==> flow/design.v <==
module multiplier_int(
  clk,
  aresetn,
  opp_a,
  opp_b,
  out
);
  parameter OPP_W = 4;
  input clk;
  input aresetn;
  input [OPP_W - 1:0] opp_a;
  input [OPP_W - 1:0] opp_b;
  output [2 * OPP_W - 1:0] out;
  reg [OPP_W - 1:0] opp_a_pipe [0:OPP_W - 1];
  reg [OPP_W - 1:0] opp_b_pipe [0:OPP_W - 1];
  reg opp_a_sign [0:OPP_W];
  reg opp_b_sign [0:OPP_W];
  reg [2 * OPP_W - 1:0] acc [0:OPP_W - 1];
  reg [2 * OPP_W - 1:0] p_product [0:OPP_W - 1];
  integer i;
  always@(posedge clk, negedge aresetn) begin
    if(aresetn == 0) begin
      for(i = 0; i < OPP_W; i = i + 1) begin
        opp_a_pipe[i] <= 0;
        opp_b_pipe[i] <= 0;
        acc[i] <= 0;
      end
      for(i = 0; i <= OPP_W; i = i + 1) begin
        opp_a_sign[i] <= 0;
        opp_b_sign[i] <= 0;
      end
    end else begin
      opp_a_pipe[0] <= opp_a[OPP_W - 1] ? -opp_a : opp_a;
      opp_b_pipe[0] <= opp_b[OPP_W - 1] ? -opp_b : opp_b;
      opp_a_sign[0] <= opp_a[OPP_W - 1];
      opp_b_sign[0] <= opp_b[OPP_W - 1];
      for(i = 1; i < OPP_W; i = i + 1) begin
        opp_a_pipe[i] <= opp_a_pipe[i - 1];
        opp_b_pipe[i] <= opp_b_pipe[i - 1];
        opp_a_sign[i] <= opp_a_sign[i - 1];
        opp_b_sign[i] <= opp_b_sign[i - 1];
      end
      opp_a_sign[OPP_W] <= opp_a_sign[OPP_W - 1];
      opp_b_sign[OPP_W] <= opp_b_sign[OPP_W - 1];
      acc[0] <= p_product[0];
      for(i = 1; i < OPP_W; i = i + 1) begin
        acc[i] <= acc[i - 1] + p_product[i];
      end
    end
  end
  assign out = (opp_a_sign[OPP_W] ^ opp_b_sign[OPP_W]) ? 
    -acc[OPP_W - 1] : acc[OPP_W - 1];
  always@(*) begin
    for(i = 0; i < OPP_W; i = i + 1) begin
      p_product[i] = (opp_a_pipe[i] & {OPP_W{opp_b_pipe[i][i]}}) << i;
    end
  end
endmodule
# == Reports on multiplier_int ==
# What the tools print for multiplier_int, step after step.
# Line numbers count from 1 in the design file above.
# Library cell names are shortened.
# Not given: n/a
# design
top,multiplier_int
clk_port,clk
cell_library,sky130hd
lib_corner,tt_025C_1v80

# == Elaborated design ==
# Yosys after proc, flatten, opt, wreduce and memory -nomap, before mapping. Enables and synchronous resets that opt folds into registers are not counted as muxes. Print and check cells are not counted. Equal cells are merged and count once.
# op_classes
add_sub_neg,6
n_mux,3
logic,5
# op_table
op,n
AND 4 bit,4
adder 8 bit,2
negator 4 bit,2
negator 8 bit,1
2-to-1 mux 8 bit,1
2-to-1 mux 4 bit,2
adder 4 x 5 -> 6 bit,1
XOR 1 bit,1
# bits
reg_bits,70
inputBits,10
out_inout_bits,8
elab_cells,36

# == Logic depth ==
# Longest topological path by Yosys (ltp), each cell counted once; first at word level (registers and memories cut), then after technology mapping (sequential cells cut; the memories' decode and read muxes count).
# logic_depth
word_depth,2
abc_area,0
depth_mapped,7
ltp_nobuf,7

# == After synthesis ==
# Source: synth_stat.txt of the flow (Yosys; design flattened, memories mapped). It holds for the ABC_AREA given above (unset counts as 0); a run with the other value may have another netlist.
# The area totals of this step are shown rounded.
# mapped
cell_count,159
mapped_area_um2,2200
seqArea_um2,1500
ff_cells,61
buf_cells,1
# by_type
cell,n,type_area_um2
dfrtp_1,61,1.53E+03
ha_1,14,175.168
and2_1,13,81.328
xnor2_1,9,78.826
inv_1,17,63.811
fa_1,3,60.058
xor2_1,5,43.792
a21oi_1,5,25.024
nand2b_1,4,25.024
a21o_1,3,22.522
o21ai_0,4,20.019
a31oi_1,3,18.768
nand2_1,5,18.768
nor4b_1,2,17.517
xnor2_2,1,16.266
nor2_1,4,15.014
nor2b_1,2,12.512
mux2_2,1,11.261
# Other cell types: 2; their cells: 3.

# == Path before layout ==
# Source: OpenSTA report_checks on the synthesized netlist (no wires, ideal clock, input and output delay 20% of the period each), path of least setup slack; recovery checks are left aside. Register names are those of the netlist, which keeps one name where synthesis merged equal registers.
# synth_path
path_kind,register to output
startpoint,reg opp_b_sign[4]
endpoint,out out[1]
tclk_ps,1860
out_delay_ps,372
t_first_pin_ps,0
arrival_time_ps,1041
t_required_ps,1488
setup_slack_ps,447
path_delay_ps,1041
stages,3
n_path_buf,0
period_less_setup_slack_ps,1413
# "path_delay_ps" = arrival - input delay + setup time.
# A path that ends at an output port has no setup time.
# "stages": output pins that drive a net of the path, with the launching flip-flop's if there is one; two outputs of one cell count as two.
# "period_less_setup_slack_ps" is the clock period less the worst setup slack; recovery checks do not enter. This is arithmetic on one report: input and output delays are still those of the set period (20% each).
# Between the ends stands the longest chain of elaborated cells between them, by number of cells; it is not shown to be the way that was timed. Of several equally long chains one is given.
# Each line given opens the expression or statement behind the cell; cells for indexed reads and writes are added by Yosys, which also makes memories of some case tables.
# synth_between
cell_sequence,dfrtp_1 > xnor2_2 > mux2_2
elab_chain_cells,2
cone_cells,2
lines_between,1
cone_classes,mux (1); logic (1)
# synth_rtl
element,line_no,text
from (decl),17,reg opp_b_sign [0:OPP_W];
from (assign),30,opp_b_sign[i] <= 0;
from (assign),44,opp_b_sign[OPP_W] <= opp_b_sign[OPP_W - 1];
XOR 1 bit,51,assign out = (opp_a_sign[OPP_W] ^ opp_b_sign[OPP_W]) ?
2-to-1 mux 8 bit,51,
to (decl),13,output [2 * OPP_W - 1:0] out;

# Below are 2 stored runs of the flow (Yosys, OpenROAD; platform sky130hd) on multiplier_int, each with its settings, unordered. Constraints: input delay and output delay 20% of the set period each, output load 0.01 pF.
# Among the settings, -- means not set for that run.
stored run,period_ns,CORE_UTILIZATION,PLACE_DENSITY_LB_ADDON,CORE_ASPECT_RATIO,CORE_MARGIN,CELL_PAD_IN_SITES_DETAIL_PLACEMENT,ABC_AREA,GPL_ROUTABILITY_DRIVEN,CTS_CLUSTER_DIAMETER,CAP_MARGIN,MIN_ROUTING_LAYER,MAX_ROUTING_LAYER,SLEW_MARGIN,CELL_PAD_IN_SITES_GLOBAL_PLACEMENT,TNS_END_PERCENT,GPL_TIMING_DRIVEN
record 1,1.24,60,0.16,1.72,6,1,0,0,279,5,met2,met4,20,--,--,--
record 2,1.13,66,0.19,--,3,0,--,1,--,20,--,met4,20,2,15,0
# Record 1: no results, clock tree synthesis failed with DPL-0033
# Record 2: no results, placement failed with FLW-0024
