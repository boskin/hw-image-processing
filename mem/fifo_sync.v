==> flow/design.v <==
module fifo_sync(
  clk,
  aresetn,
  data_wr,
  wr_en,
  data_rd,
  rd_en,
  data_count,
  full,
  overflow,
  empty,
  underflow
);
  parameter DATA_W = 8;
  parameter SIZE = 32;
  localparam SIZE_W = $clog2(SIZE) + 1;
  localparam POINTER_W = $clog2(SIZE);
  input clk;
  input aresetn;
  input [DATA_W - 1:0] data_wr;
  input wr_en;
  output reg [DATA_W - 1:0] data_rd;
  input rd_en;
  output reg [SIZE_W - 1:0] data_count;
  output full;
  output reg overflow;
  output empty;
  output reg underflow;
  reg [DATA_W - 1:0] data [0:SIZE - 1];
  reg [POINTER_W - 1:0] head;
  reg [POINTER_W - 1:0] tail;
  assign full = data_count == SIZE;
  assign empty = data_count == 0;
  integer i;
  always@(posedge clk, negedge aresetn) begin
    if(aresetn == 0) begin
      for(i = 0 ; i < SIZE; i = i + 1) begin
        data[i] <= 0;
      end
      data_rd <= 0;
      data_count <= 0;
      overflow <= 0;
      underflow <= 0;
      head <= 0;
      tail <= 0;
    end else begin
      overflow <= 0;
      underflow <= 0;
      if(rd_en == 1) begin
        if(empty == 1) begin
          underflow <= 1;
        end else begin
          data_rd <= data[tail];
          data_count <= data_count - 1;
          tail <= tail + 1;
        end
      end
      if(wr_en == 1) begin
        if(full == 1) begin
          overflow <= 1;
          tail <= tail + 1;
        end else begin
          data_count <= data_count + 1;
        end
        data[head] <= data_wr;
        head <= head + 1;
      end
      if(rd_en == 1 && wr_en == 1) begin
        data_count <= data_count;
      end
    end
  end
endmodule
Step by step through the tools: fifo_sync
Tool output for the design above, in the order of the flow.
Line numbers count from 1 in the design file above.
Operators: Yosys type, input widths -> output width; for muxes data width and select width s.
Library cell names are shortened.
A cell with -- has no value.
- design top: fifo_sync
- clock: clk
- standard-cell library: sky130hd
- timing corner: tt_025C_1v80

Word level
Counts by Yosys on the flattened word-level netlist (proc, flatten, opt, wreduce). Print and check cells are left out. Cells with the same type and inputs are merged into one.
- register bits after elaboration at 282
- add/subtract/negate cells at 4
- noted equality and inequality tests: 63
- noted reduce/logical cells: 37
- bitwise gates (word level) at 1
- multiplexer cells: 13
- operator list (cell ; number):
    $pmux 8 s32 ; 1
    $eq 5x5->1 const B ; 32
    $eq 5x4->1 const B ; 16
    $reduce_and 2->1 ; 33
    $eq 5x3->1 const B ; 8
    $mux 6 ; 4
    $eq 5x2->1 const B ; 4
    $mux 5 ; 4
    $add 5x1->5 const B ; 2
    $eq 5x1->1 const B ; 2
    $logic_not 5->1 ; 2
    $add 6x1->6 const B ; 1
    $sub 6x1->6 const B ; 1
    $eq 6x6->1 const B ; 1
    $logic_not 6->1 ; 1
    $mux 1 ; 4
    $logic_and 1x1->1 ; 1
    $not 1->1 ; 1

Depth
Longest topological path by Yosys (ltp), each cell counted once; first at word level (registers and memories cut), then after technology mapping (sequential cells cut; the memories' decode and read muxes count).
- word-level depth at 5
- ABC_AREA: 0
- mapped depth at 12

Synthesis result
Source: synth_stat.txt of the flow (Yosys; design flattened, memories mapped). It holds for the ABC_AREA given above (unset counts as 0); a run with the other value may have another netlist.
- cells by type (cell type ; number ; total area (um^2)):
    dfrtp_1 ; 282 ; 7.06E+03
    mux2_2 ; 274 ; 3.09E+03
    a22oi_1 ; 32 ; 240.23
    mux2i_1 ; 23 ; 230.221
    nand3_1 ; 46 ; 230.221
    nor2_1 ; 54 ; 202.694
    clkbuf_1 ; 53 ; 198.941
    ha_1 ; 15 ; 187.68
    nand2_1 ; 45 ; 168.912
    a22o_1 ; 18 ; 157.651
    o21ai_0 ; 29 ; 145.139
    a21oi_1 ; 22 ; 110.106
    a32oi_1 ; 10 ; 87.584
    nand4_1 ; 14 ; 87.584
    a31oi_1 ; 12 ; 75.072
    nor2b_1 ; 12 ; 75.072
    nor3_2 ; 7 ; 70.067
    buf_2 ; 13 ; 65.062
Not listed: further types 39, cells in them 120.
- noted buffers: 77
- flip-flops at 282
- noted sequential area: 7056.8 um^2
- noted cells in the netlist: 1081
- noted chip area (Yosys): 13360.3 um^2

Path before layout
Path of least setup slack by OpenSTA after synthesis, without wires, with an ideal clock, recovery checks aside; 20% of the period is set as input and as output delay. Where synthesis merged equal registers, the netlist keeps one of their names.
- path kind: register to register
- start point: register tail[2]
- end point: register data_rd[7]
- noted stages on the path: 13
- noted buffers on the path: 4
- slack at 0.497 ns
- noted clock period: 3.16 ns
- data arrival time at 2.528 ns
- noted path delay: 2.663 ns
- launch time at the first pin at 0.000 ns
- noted period reached after synthesis: 2.663 ns
"path delay" is the arrival time less input delay plus setup time.
"stages on the path": output pins that drive a net of the path, with the launching flip-flop's if there is one; two outputs of one cell count as two.
"period reached after synthesis" is the clock period less the worst setup slack; recovery checks do not enter. This is arithmetic on one report: input and output delays are still those of the set period (20% each).
Between the ends stands the longest chain of elaborated cells between them, by number of cells; it is not shown to be the way that was timed. Of several equally long chains one is given.
A line is the first line of the expression or statement that the cell stems from. Yosys adds cells for indexed reads and writes and turns some case tables into memories.
A register here has more assigning lines than the two given.
- cells stage by stage: dfrtp_1 buf_2 buf_2 buf_2 nand2_1 nor2_1 ha_1 buf_1 a22oi_1 o221ai_1 or4_1 nor4_1 o31ai_1
- cells in the longest elaborated chain: 2
- elaborated cells on any way between the ends at 33
- source lines of those cells: 1
- classes of those cells: eq/ne (31); mux (1); reduce/logical (1)
- ends and longest elaborated chain, post-synthesis (element ; RTL line ; text):
    from (decl) ; 31 ; reg [POINTER_W - 1:0] tail;
    from (assign) ; 55 ; tail <= tail + 1;
    from (assign) ; 61 ; tail <= tail + 1;
    $eq 5x5->1 ; 53 ; data_rd <= data[tail];
    $pmux 8 s32 ; 53 ;
    to (assign) ; 40 ; data_rd <= 0;
    to (assign) ; 53 ;
    to (decl) ; 22 ; output reg [DATA_W - 1:0] data_rd;

Timing after layout
Path of least setup slack in the final report of run B (OpenROAD, finished layout, wires in). Where an end is a register, its clock arrival counts in the times.
- path kind: register to output
- start point: register data_count[1]
- end point: output empty
- data arrival time at 2.48 ns
- launch time at the first pin at 0.56 ns
- external output delay: 0.65 ns
- noted clock period: 3.25 ns
- noted buffers on the path: 1
- slack at 0.12 ns
- noted stages on the path: 6
Between the ends stands the longest chain of elaborated cells between them, by number of cells; it is not shown to be the way that was timed. Of several equally long chains one is given.
A register here has more assigning lines than the two given.
- cells stage by stage: dfrtp_1 inv_1 ha_1 or4b_4 nor2_2 clkdlybuf4s50_1
- cells in the longest elaborated chain: 1
- elaborated cells on any way between the ends at 1
- source lines of those cells: 1
- classes of those cells: reduce/logical (1)
- ends and longest elaborated chain, after layout (element ; RTL line ; text):
    from (decl) ; 24 ; output reg [SIZE_W - 1:0] data_count;
    from (assign) ; 54 ; data_count <= data_count - 1;
    from (assign) ; 63 ; data_count <= data_count + 1;
    $logic_not 6->1 ; 33 ; assign empty = data_count == 0;
    to (decl) ; 27 ; output empty;

fifo_sync through Yosys and OpenROAD on sky130hd: 2 stored runs, unordered, with their settings and measured results. The constraints put input and output delay at 20% of the set period each and load the outputs with 0.01 pF.
"reached clock period" means the clock period less the worst setup slack. The figure is calculated, with input and output delays left at 20% of the set period.
"allowed time less slack (worst setup path)" = time allowed to the worst setup path (clock period - input delay - output delay, where it has them) - its slack; a late launch clock adds to it, a late capture clock takes from it.
"total design power" rests on the timing tool's default activity at the inputs, not on a simulated workload.

Run A
Settings were period_ns = 1.74; CORE_UTILIZATION = 59; SETUP_SLACK_MARGIN = 0.16; PLACE_DENSITY_LB_ADDON = 0.24; HOLD_SLACK_MARGIN = -0.01; CELL_PAD_IN_SITES_DETAIL_PLACEMENT = 2; CTS_CLUSTER_DIAMETER = 88; CAP_MARGIN = 20; CORE_MARGIN = 2; SLEW_MARGIN = 20
- unfinished; error DPL-0033 in placement

Run B
Settings were period_ns = 3.25; CAP_MARGIN = 20; CORE_MARGIN = 2; CORE_UTILIZATION = 40; SLEW_MARGIN = 20
- allowed time less slack (worst setup path): 2.48 ns
- worst setup path type: register to output
- noted the standard-cell area of the final layout: 15601.2 um^2
- full die area: 34879.3 um^2
- final setup TNS at 0.000 ns
- worst setup slack after layout: 0.116 ns
- total design power at 15.002 mW
- noted the reached clock period: 3.134 ns
- netlist area reported by Yosys at 13360.3 um^2
